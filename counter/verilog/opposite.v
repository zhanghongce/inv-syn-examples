==> flow/design.v <==
module opposite(input clk, input rst, input [3:0] ui, input en, output [3:0] out);
reg [3:0] v;  
reg [3:0] imp;  
always @(posedge clk) begin
  if (rst)
    v <= ui;
  else if(en)
    v <= v + 1;
end
always @(posedge clk) begin
  if (rst)
    imp <= ~ui;
  else if(en)
    imp <= imp - 1;
end
assign out = v & ( 4'hf - imp ) ; 
endmodule
* From RTL to reports: opposite
The steps from the RTL of opposite to its reports follow in flow order.
Lines are those of the file above, counted from 1.
Library cell names are shortened.
Not given: -
- Top :: opposite
- Clock :: clk
- Library :: sky130hd
- Library corner :: tt_025C_1v80

* After elaboration
Yosys after proc, flatten, opt, wreduce and memory -nomap, before mapping. Memory bits, and registers merged into a memory's read port (data or address), are not among the register bits. Print and check cells are not counted. Equal cells are merged and count once.
- Bits in registers :: 8
- Elaborated cells :: 12
- Add/sub/neg operators :: 3
- Mux-type cells :: 4
- Bitwise logic cells :: 2
- Reduce/logical cells :: 1
** Operators by type and width (number)
- 2-to-1 mux 4 bit :: 4
- adder 4 x 1 -> 4 bit (second input constant) :: 1
- subtractor 4 x 1 -> 4 bit (second input constant) :: 1
- subtractor 4 bit (first input constant) :: 1
- AND 4 bit :: 1
- inverter 4 bit :: 1
- nonzero test 2 bit :: 1

* Longest topological paths
Longest topological path by Yosys (ltp), each cell counted once; first at word level (registers and memories cut), then after technology mapping (sequential cells cut; the memories' decode and read muxes count).
- Depth in word-level cells :: 3
- ABC_AREA :: 0
- Gate-level depth with buffers :: 4
- Gate-level depth less buffers :: 4

* Synthesis result
Yosys stat after the flow's synthesis: flattened, memories mapped to cells. It holds for the ABC_AREA given above (unset counts as 0); a run with the other value may have another netlist.
** Cell types (number)
- edfxtp_1 :: 8
- xor2_1 :: 3
- ha_1 :: 2
- o21a_1 :: 3
- nor2b_1 :: 3
- o21ai_0 :: 3
- buf_6 :: 1
- mux2_2 :: 1
- nand2_1 :: 3
- mux2i_1 :: 1
- nor3_2 :: 1
- and2b_2 :: 1
- xnor2_1 :: 1
- inv_1 :: 2
- or2_2 :: 1
- nand3_1 :: 1
- Cell count :: 35
- Cell area after synthesis :: 0.0004379 mm2
- Mapped flip-flops :: 8

* Timing after synthesis
Source: OpenSTA report_checks on the synthesized netlist (no wires, ideal clock, input and output delay 20% of the period each), path of least setup slack; recovery checks are left aside. Register names are those of the netlist, which keeps one name where synthesis merged equal registers.
- Path type :: reg2reg
- From :: reg v[0]
- To :: reg v[1]
- Period :: 1180 ps
- Library setup time :: 260 ps
- Time at the first pin :: 0 ps
- Arrival time :: 927 ps
- Data required time :: 920 ps
- Slack :: -7 ps
- Path delay :: 1187 ps
- Driving pins on the path :: 3
- Path buffers :: 0
- Synthesis period reached :: 1187 ps
"path delay" = arrival - input delay + setup time.
"driving pins on the path": output pins that drive a net of the path, with the launching flip-flop's if there is one; two outputs of one cell count as two.
"synthesis period reached" is the clock period less the worst setup slack; recovery checks do not enter. This is arithmetic on one report: input and output delays are still those of the set period (20% each).
Between the ends stands the longest chain of elaborated cells between them, by number of cells; it is not shown to be the way that was timed. Of several equally long chains one is given.
A line is the first line of the expression or statement that the cell stems from. Yosys adds cells for indexed reads and writes and turns some case tables into memories.
- Path through :: edfxtp_1 ha_1 mux2_2
- Length of the longest elaborated chain :: 3
** RTL lines, path post-synthesis
- start, declared :: line 2 : reg [3:0] v;
- start, assigned :: line 6 : v <= ui;
- start, assigned :: line 8 : v <= v + 1;
- adder 4 x 1 -> 4 bit :: line 8
- 2-to-1 mux 4 bit :: line 7 : else if(en)
- 2-to-1 mux 4 bit :: line 5 : if (rst)
- end, assigned :: line 6
- end, assigned :: line 8
- end, declared :: line 2

* Path in the finished layout
Path of least setup slack in the final report of entry A (OpenROAD, finished layout, wires in). Where an end is a register, its clock arrival counts in the times.
The path's times are printed in steps of 10 ps; the period is the one set.
- Path type :: reg2out
- From :: reg v[0]
- To :: out out[0]
- Period :: 1480 ps
- Output delay :: 300 ps
- Time at the first pin :: 240 ps
- Arrival time :: 980 ps
- Data required time :: 1180 ps
- Slack :: 200 ps
- Driving pins on the path :: 3
- Path buffers :: 1
Between the ends stands the longest chain of elaborated cells between them, by number of cells; it is not shown to be the way that was timed. Of several equally long chains one is given.
- Path through :: edfxtp_1 and2b_2 buf_6
- Length of the longest elaborated chain :: 1
** RTL lines, path after layout
- start, declared :: line 2 : reg [3:0] v;
- start, assigned :: line 6 : v <= ui;
- start, assigned :: line 8 : v <= v + 1;
- AND 4 bit :: line 16 : assign out = v & ( 4'hf - imp ) ;
- end, declared :: line 1 : module opposite(input clk, input rst, input [3:0] ui, input en, output [3:0] out);

Ticket comment

Stored flow runs of opposite (2 of them; Yosys, OpenROAD, sky130hd). They differ in their settings and are not a sequence. Constraints: input delay and output delay 20% of the set period each, output load 0.01 pF.
By "period achieved" is meant the clock period of the run minus its worst setup slack. This is arithmetic on one report: input and output delays are still those of the set period (20% each).
"time of the worst setup path" is the time allowed to the run's worst setup path (the clock period less input and output delay, where it has them) less its slack. Clock arrival times count: a late capture clock shortens it, a late launch clock lengthens it.
"power consumption" is the tool's figure for a default switching activity; nothing was simulated.
"time of the worst setup path" is known to 10 ps.

* Entry A
** Files
==> flow/run.sh <==
#!/bin/bash
# the make line also repeats the synthesis and layout settings of config.mk as NAME=value (left out here)
make -C /OpenROAD-flow-scripts/flow DESIGN_CONFIG=/design/flow/config.mk WORK_HOME=/design/flow/orfs CLKGATE_MAP_FILE= finish
==> flow/config.mk <==
export PLATFORM = sky130hd
export DESIGN_NAME = opposite
export DESIGN_NICKNAME = opposite
export VERILOG_FILES = /design/flow/design.v
export SDC_FILE = /design/flow/constraint.sdc
export NUM_CORES = 4
export LEC_CHECK = 0
export CAP_MARGIN = 20
export CORE_MARGIN = 2
export CORE_UTILIZATION = 40
export SETUP_SLACK_MARGIN = 0.23
export SLEW_MARGIN = 20
==> flow/constraint.sdc <==
create_clock -name core_clock -period 1.48 [get_ports {clk}]
set_input_delay 0.2960 -clock core_clock [delete_from_list [all_inputs] [get_ports {clk}]]
set_output_delay 0.2960 -clock core_clock [all_outputs]
set_load 0.01 [all_outputs]
** Results
- Period achieved :: 1,275 ps
- Time of the worst setup path :: 980 ps
- Worst setup path kind :: reg2out
- Area of the synthesized netlist :: 0.0004379 mm2
- Final design utilization :: 69.1%
- Setup TNS :: 0 ps
- Standard-cell area of the final layout :: 0.0006756 mm2
- Worst setup slack after layout :: 205 ps
- Power consumption :: 690.2 uW
- Full die area :: 0.0013753 mm2
- Worst hold slack :: 718 ps

* Entry B
** Files
==> flow/run.sh <==
#!/bin/bash
# the make line also repeats the synthesis and layout settings of config.mk as NAME=value (left out here)
make -C /OpenROAD-flow-scripts/flow DESIGN_CONFIG=/design/flow/config.mk WORK_HOME=/design/flow/orfs CLKGATE_MAP_FILE= finish
==> flow/config.mk <==
export PLATFORM = sky130hd
export DESIGN_NAME = opposite
export DESIGN_NICKNAME = opposite
export VERILOG_FILES = /design/flow/design.v
export SDC_FILE = /design/flow/constraint.sdc
export NUM_CORES = 4
export LEC_CHECK = 0
export CAP_MARGIN = 15
export CELL_PAD_IN_SITES_GLOBAL_PLACEMENT = 3
export CORE_ASPECT_RATIO = 0.55
export CORE_MARGIN = 2
export CORE_UTILIZATION = 52
export CTS_CLUSTER_DIAMETER = 341
export GPL_ROUTABILITY_DRIVEN = 0
export MAX_ROUTING_LAYER = met5
export PLACE_DENSITY_LB_ADDON = 0.08
export SLEW_MARGIN = 20
export TNS_END_PERCENT = 65
==> flow/constraint.sdc <==
create_clock -name core_clock -period 1.52 [get_ports {clk}]
set_input_delay 0.3040 -clock core_clock [delete_from_list [all_inputs] [get_ports {clk}]]
set_output_delay 0.3040 -clock core_clock [all_outputs]
set_load 0.01 [all_outputs]
** Results
No results, floorplanning failed with PDN-0185.
